==> flow/design.v <==
module adder
 #(parameter N = 16)
 (input logic [N - 1 : 0] a, b, input carry_in, output logic [N - 1 : 0] s, output carry_out);	
   logic [N - 1:0] carry_arr;
   genvar i;
   generate for(i = 0; i < N; i = i + 1)
     begin: generate_N_bit_Adder
		if(i == 0) 
			full_adder f(a[0], b[0], carry_in, s[0], carry_arr[0]);
		else
			full_adder f(a[i], b[i], carry_arr[i - 1], s[i], carry_arr[i]);
     end
	  assign carry_out = carry_arr[N - 1];
   endgenerate
endmodule  
module full_adder(input x, y, c_in, output s, c_out);
	assign s = (x ^ y) ^ c_in;
	assign c_out = (y & c_in) | (x & y) | (x & c_in);
endmodule 
module lsr
	#(parameter N = 4)
	(input logic [N - 1 : 0] a, b, output logic [N - 1 : 0] z);
	assign z = a >> b;
endmodule
module mux_2_x_1
	#(parameter N = 4)
	(input [N - 1 : 0] a, b, input logic s, output [N - 1 : 0] z);
	assign z = s ? b : a;
endmodule
module decoFSM(input logic [1:0] state, output logic [3:0] z);
	always_comb
		case(state)		
			2'b00: 
				z = 4'b1000;
			2'b01:
				z = 4'b0100;
			2'b10:
				z = 4'b0010;
			2'b11:
				z = 4'b0001;
		default:
				z = 4'b0000;
		endcase
endmodule 
module exp_comp_module(input logic [32:0] a, b, output logic [8:0] result);
	logic c_o;
	adder #(9) adder(a[31:23], ~b[31:23], 1, result, c_o);
endmodule
module floating_adder_fsm(input logic [32:0] a, b, input logic [1:0] conditions, input logic clk, reset, output logic [32:0] z, output logic [1:0] state);
	logic [1:0] state_fsm;
	logic [3:0] controller;
	logic [8:0] exp_out;
	logic [23:0] shift;
	logic [24:0] add;	
	logic [32:0] sum;	
	fsm fsm1(conditions, clk, reset, state_fsm);
	decoFSM deco(state_fsm, controller);
	floating_point_adder adder(a, b, controller, ~clk, exp_out, shift, add, sum);
	mux_4_x_1 #(33) mux1(exp_out, shift, add, sum, state_fsm, z);
	assign state = state_fsm;
endmodule
module floating_point_adder(input logic[32:0] a, b, input logic [3:0] controller, input clk,
									output logic[8:0] exp_out, output logic[23:0] shift_out,
									output logic [24:0] add_out, output logic [32:0] final_out);
	logic [65:0] reg1_in, reg1_out;
	logic [74:0] reg2_in, reg2_out;
	logic [47:0] reg3_in, reg3_out;
	logic [34:0] reg4_in, reg4_out;
	logic [8:0] comp_result, final_exp;
	logic [32:0] a_checked, b_checked;
	logic [23:0] a_final_m, b_final_m;
	logic [24:0] final_mantissa; 
	logic final_sign_bit;
	assign reg1_in[65:33] = a;
	assign reg1_in[32:0] = b;
	register #(66) reg1(clk, controller[3], reg1_in, reg1_out);
	exp_comp_module comp1(reg1_out[65:33], reg1_out[32:0], comp_result);	
	assign reg2_in[74:66] = comp_result;
	assign reg2_in[65:33] = a;
	assign reg2_in[32:0] = b;	
	register #(75) reg2(clk, controller[2], reg2_in, reg2_out);
	mantissa_shift_module shifter1(reg2_out[65:33], reg2_out[32:0], reg2_out[74:66], a_final_m, b_final_m, final_exp, final_sign_bit);
	assign reg3_in[47:24] = a_final_m;
	assign reg3_in[23:0] = b_final_m;
	register #(48) reg3(clk, controller[1], reg3_in, reg3_out);
	mantissa_add_module adder1(reg3_out[47:24], reg3_out[23:0], final_mantissa);
	assign reg4_in[34] = final_sign_bit;
	assign reg4_in[33:25] = final_exp;
	assign reg4_in[24:0] = final_mantissa;
	register #(35) reg4(clk, controller[0], reg4_in, reg4_out);
	mantissa_norm_module nomarlizer1(reg4_out[24:0], reg4_out[33:25], reg4_out[34], final_out);
	assign exp_out = comp_result;
	assign shift_out = b_final_m;
	assign add_out = final_mantissa;
endmodule 
module fsm(input logic[1:0] conditions, input logic clk, reset, output logic[1:0] out);
	logic [1:0] state, next_state;
	always_ff @(posedge clk, posedge reset) 
	begin
		if (reset) state <= 2'b00;
		else state <= next_state;	
	end
	always_comb begin
		case (state)
		2'b00: begin
			if (conditions == 2'b00) next_state = 2'b00;
			else next_state = 2'b01;
		end		
		2'b01: begin
			if (conditions == 2'b00) next_state = 2'b01;
			else next_state = 2'b10;
		end		
		2'b10: begin
			if (conditions == 2'b00) next_state = 2'b10;
			else next_state = 2'b11;
		end		
		2'b11: begin
			if (conditions == 2'b00) next_state = 2'b11;
			else next_state = 2'b00;
		end		
		default: begin
			if (conditions == 2'b00) next_state = 2'b00;
			else next_state = 2'b01;
		end		
		endcase
	end
	assign out = state;
endmodule 
module mantissa_add_module(input logic [23:0] a, b, output logic [24:0] mantissa);
	logic [24:0] x, y;
	logic c_o;
	assign x[24] = 0;
	assign y[24] = 0;
	assign x[23:0] = a;
	assign y[23:0] = b;
	adder #(25) adder(x, y, 0, mantissa, c_o);
endmodule 
module mantissa_norm_module(input logic [24:0] mantissa, input logic [8:0] fexp, input logic sign_bit, output logic [32:0] result);
	logic [8:0] m1, add;
	logic [24:0] m2, shift;
	logic selecc, c_o;
	assign selecc = mantissa[24] & ~mantissa[23];	
	adder #(9) adder(fexp, 0, 1, add, c_o);
	mux_2_x_1 #(9) mux1(fexp, add, selecc, m1);
	assign shift = mantissa >> 'b000000001;
	mux_2_x_1 #(25) mux2(mantissa, shift, selecc, m2);
	assign result[32] = sign_bit;
	assign result[31:23] = m1;
	assign result[22:0] = m2[22:0];
endmodule 
module mantissa_shift_module(input logic [32:0] a, b, input logic [8:0] shift, output logic [23:0] x, y, output logic [8:0] max_exp, output logic sign_bit);
	logic [23:0] a_25, b_25, m1, mantissa_shift; 
	logic [32:0] higher_number;
	logic [8:0] complement, exp_shift;
	logic c_o;
	assign a_25[23] = 1;
	assign b_25[23] = 1;
	assign a_25[22:0] = a[22:0];
	assign b_25[22:0] = b[22:0];
	adder #(9) adder (~shift, 0, 1, complement, c_o);	
	mux_2_x_1 #(9) mux0 (shift, complement, shift[8], exp_shift);		
	mux_2_x_1 #(24) mux1 (b_25, a_25, shift[8], m1);
	mux_2_x_1 #(33) mux2 (a, b, shift[8], higher_number);
	lsr lrshifter(m1, exp_shift, mantissa_shift);
	assign max_exp = higher_number[31:23];
	assign x[23] = 1;
	assign x[22:0] = higher_number[22:0];
	assign y = mantissa_shift;
	assign sign_bit = higher_number[32];
endmodule 									
module mux_4_x_1
	#(parameter N = 33)
	(input [N - 1 : 0] a, b, c, d, input logic [1:0] selec, output logic [N - 1 : 0] z);
	logic [N - 1 : 0] m0, m1;
	mux_2_x_1 #(N) mux0(a, b, selec[0], m0);
	mux_2_x_1 #(N) mux1(c, d, selec[0], m1);
	mux_2_x_1 #(N) mux2(m0, m1, selec[1], z);
endmodule 
module register	
	#(parameter N = 4)
	(input logic clk, en, input logic [N-1:0] d, output logic [N-1:0] q);
	always_ff @(posedge clk)
		if (en) q <= d;
		else q <= q;
endmodule
======== Step by step through the tools: floating_adder_fsm ========
Tool output for the design above, in the order of the flow.
Lines are those of the file above, counted from 1.
Operators: Yosys type, input widths -> output width; for muxes data width and select width s.
Cell names lack the library's common part.
A cell with n/a has no value.
set-up
  design top .............................. floating_adder_fsm
  clock input ............................. clk
  cell library ............................ sky130hd
  timing corner ........................... tt_025C_1v80

======== Word level ========
Source: Yosys, flattened and elaborated, memories not mapped. Widths are those after wreduce; folded enables and synchronous resets count as part of the registers. Registers that Yosys merges into a memory's read port (data or address) are not register bits. Print and check cells do not count.
cells by class
  equal/unequal tests ..................... 3
  shift operators ......................... 1
  muxes and demuxes ....................... 14
  bitwise gates (word level) .............. 144
  reduce/logical cells .................... 2
operator list
  kind                number
  $mux 33             3
  $and 1x1->1         61
  $xor 1x1->1         54
  $mux 23             1
  $or 1x1->1          22
  $mux 9              2
  $pmux 4 s4          1
  $not 9->9           1
  $pmux 2 s4          1
  $mux 4              2
  $not 1->1           5
  $eq 2x2->1 const B  2
  $logic_not 2->1     2
  $shr 4x4->4         1
  $not 4->4           1
  $mux 2              2
  $eq 2x1->1 const B  1
  $mux 1              2
bit counts
  bits in registers ....................... 204
  input port bits ......................... 70
  output and inout bits ................... 35
  word-level cells ........................ 169

======== Logic depth ========
Yosys ltp: most cells in a row. Word level: on the elaborated netlist, between registers, memories and ports. Mapped: between sequential cells and ports; inverters and the memories' decode and read muxes count.
logic depth
  depth in word-level cells ............... 32
  ABC_AREA ................................ 0
  depth in mapped cells ................... 24
  gate-level depth less buffers ........... 24

======== After synthesis ========
Yosys stat after the flow's synthesis: flattened, memories mapped to cells. It holds for the ABC_AREA given above (unset counts as 0); a run with the other value may have another netlist.
cell types
  cell type  number  area in all (um^2)
  edfxtp_1   151     4.53E+03
  mux2_2     37      416.65
  ha_1       31      387.872
  fa_1       10      200.192
  nand2_1    48      180.173
  o211a_1    14      140.134
  mux2i_1    13      130.125
  inv_1      22      82.579
  nand3_1    14      70.067
  mux4_2     3       67.565
  buf_2      12      60.058
  dfrtp_1    2       50.048
  a21oi_1    9       45.043
  xnor2_1    5       43.792
  o22ai_1    6       37.536
  nor2_1     8       30.029
  clkbuf_1   7       26.275
  nor2b_1    4       25.024
Not listed: further types 17, cells in them 27.
synthesis totals
  standard cells after synthesis .......... 423
  mapped area ............................. 6723.9 um^2
  sequential area ......................... 4584.4 um^2
  flip-flop cells ......................... 153
  buffer cells ............................ 22
By module: a second synthesis without flattening, with its own total; a netlist apart from the flattened one above.
second synthesis, totals
  cell total of the unflattened synthesis .. 570
  area (unflattened synthesis) ............ 11571.1 um^2
Each row is one instance without its submodules.
modules
  module                 instances  cells  area (um^2)  sequential area (um^2)
  register (N=75)        1          75     2252.2       2252.2
  mux_2_x_1 (N=33)       4          37     555.5        0.0
  register (N=66)        1          66     1981.9       1981.9
  register (N=48)        1          48     1441.4       1441.4
  register (N=35)        1          35     1051.0       1051.0
  full_adder             52         1      20.0         0.0
  mux_2_x_1 (N=25)       1          28     407.9        0.0
  mux_2_x_1 (N=24)       1          27     396.6        0.0
  mux_2_x_1 (N=9)        2          10     146.4        0.0
  mantissa_shift_module  1          32     198.9        0.0
  lsr                    1          11     97.6         0.0
  fsm                    1          7      83.8         50.0
  exp_comp_module        1          10     37.5         0.0
  mantissa_norm_module   1          4      28.8         0.0
Modules not listed: 7.

Add stored flow runs of floating_adder_fsm

Measured data: module floating_adder_fsm, platform sky130hd, 2 stored runs of the flow under differing settings, order arbitrary. Input and output delays are each 20% of the period that was set; the output load is 0.01 pF.
"finish__power__total": no workload was simulated; the value follows from the tool's default switching activity.

Flow files of run 1
==> flow/run.sh <==
#!/bin/bash
# the make line also repeats the synthesis and layout settings of config.mk as NAME=value (left out here)
make -C /OpenROAD-flow-scripts/flow DESIGN_CONFIG=/design/flow/config.mk WORK_HOME=/design/flow/orfs CLKGATE_MAP_FILE= finish
==> flow/config.mk <==
export PLATFORM = sky130hd
export DESIGN_NAME = floating_adder_fsm
export DESIGN_NICKNAME = floating_adder_fsm
export VERILOG_FILES = /design/flow/design.v
export SDC_FILE = /design/flow/constraint.sdc
export NUM_CORES = 4
export LEC_CHECK = 0
export CAP_MARGIN = 20
export CORE_MARGIN = 2
export CORE_UTILIZATION = 40
export SLEW_MARGIN = 20
==> flow/constraint.sdc <==
create_clock -name core_clock -period 20.9 [get_ports {clk}]
set_input_delay 4.1800 -clock core_clock [delete_from_list [all_inputs] [get_ports {clk}]]
set_output_delay 4.1800 -clock core_clock [all_outputs]
set_load 0.01 [all_outputs]

report of run 1
yosys chip area after synthesis (um^2): 6723.9
finish__design__die__area: 17862.3
finish__design__instance__area__stdcell: 9208.8
finish__design__instance__utilization: 0.5573
finish__timing__setup__ws: 0.300
finish__timing__setup__tns: 0.000
finish__timing__hold__ws: 0.533
finish__power__total: 1.469e-03

Flow files of run 2
==> flow/run.sh <==
#!/bin/bash
# the make line also repeats the synthesis and layout settings of config.mk as NAME=value (left out here)
make -C /OpenROAD-flow-scripts/flow DESIGN_CONFIG=/design/flow/config.mk WORK_HOME=/design/flow/orfs CLKGATE_MAP_FILE= finish
==> flow/config.mk <==
export PLATFORM = sky130hd
export DESIGN_NAME = floating_adder_fsm
export DESIGN_NICKNAME = floating_adder_fsm
export VERILOG_FILES = /design/flow/design.v
export SDC_FILE = /design/flow/constraint.sdc
export NUM_CORES = 4
export LEC_CHECK = 0
export ABC_AREA = 1
export CAP_MARGIN = 20
export CELL_PAD_IN_SITES_GLOBAL_PLACEMENT = 0
export CORE_MARGIN = 2
export CORE_UTILIZATION = 52
export CTS_CLUSTER_DIAMETER = 353
export CTS_CLUSTER_SIZE = 40
export GPL_ROUTABILITY_DRIVEN = 0
export MAX_ROUTING_LAYER = met5
export PLACE_DENSITY = 0.57
export SLEW_MARGIN = 20
==> flow/constraint.sdc <==
create_clock -name core_clock -period 31.9 [get_ports {clk}]
set_input_delay 6.3800 -clock core_clock [delete_from_list [all_inputs] [get_ports {clk}]]
set_output_delay 6.3800 -clock core_clock [all_outputs]
set_load 0.01 [all_outputs]

report of run 2
yosys chip area after synthesis (um^2): 6682.7
finish__design__die__area: 13774.5
finish__design__instance__area__stdcell: 8923.6
finish__design__instance__utilization: 0.7100
finish__timing__setup__ws: 2.812
finish__timing__setup__tns: 0.000
finish__timing__hold__ws: 0.503
finish__power__total: 7.786e-04
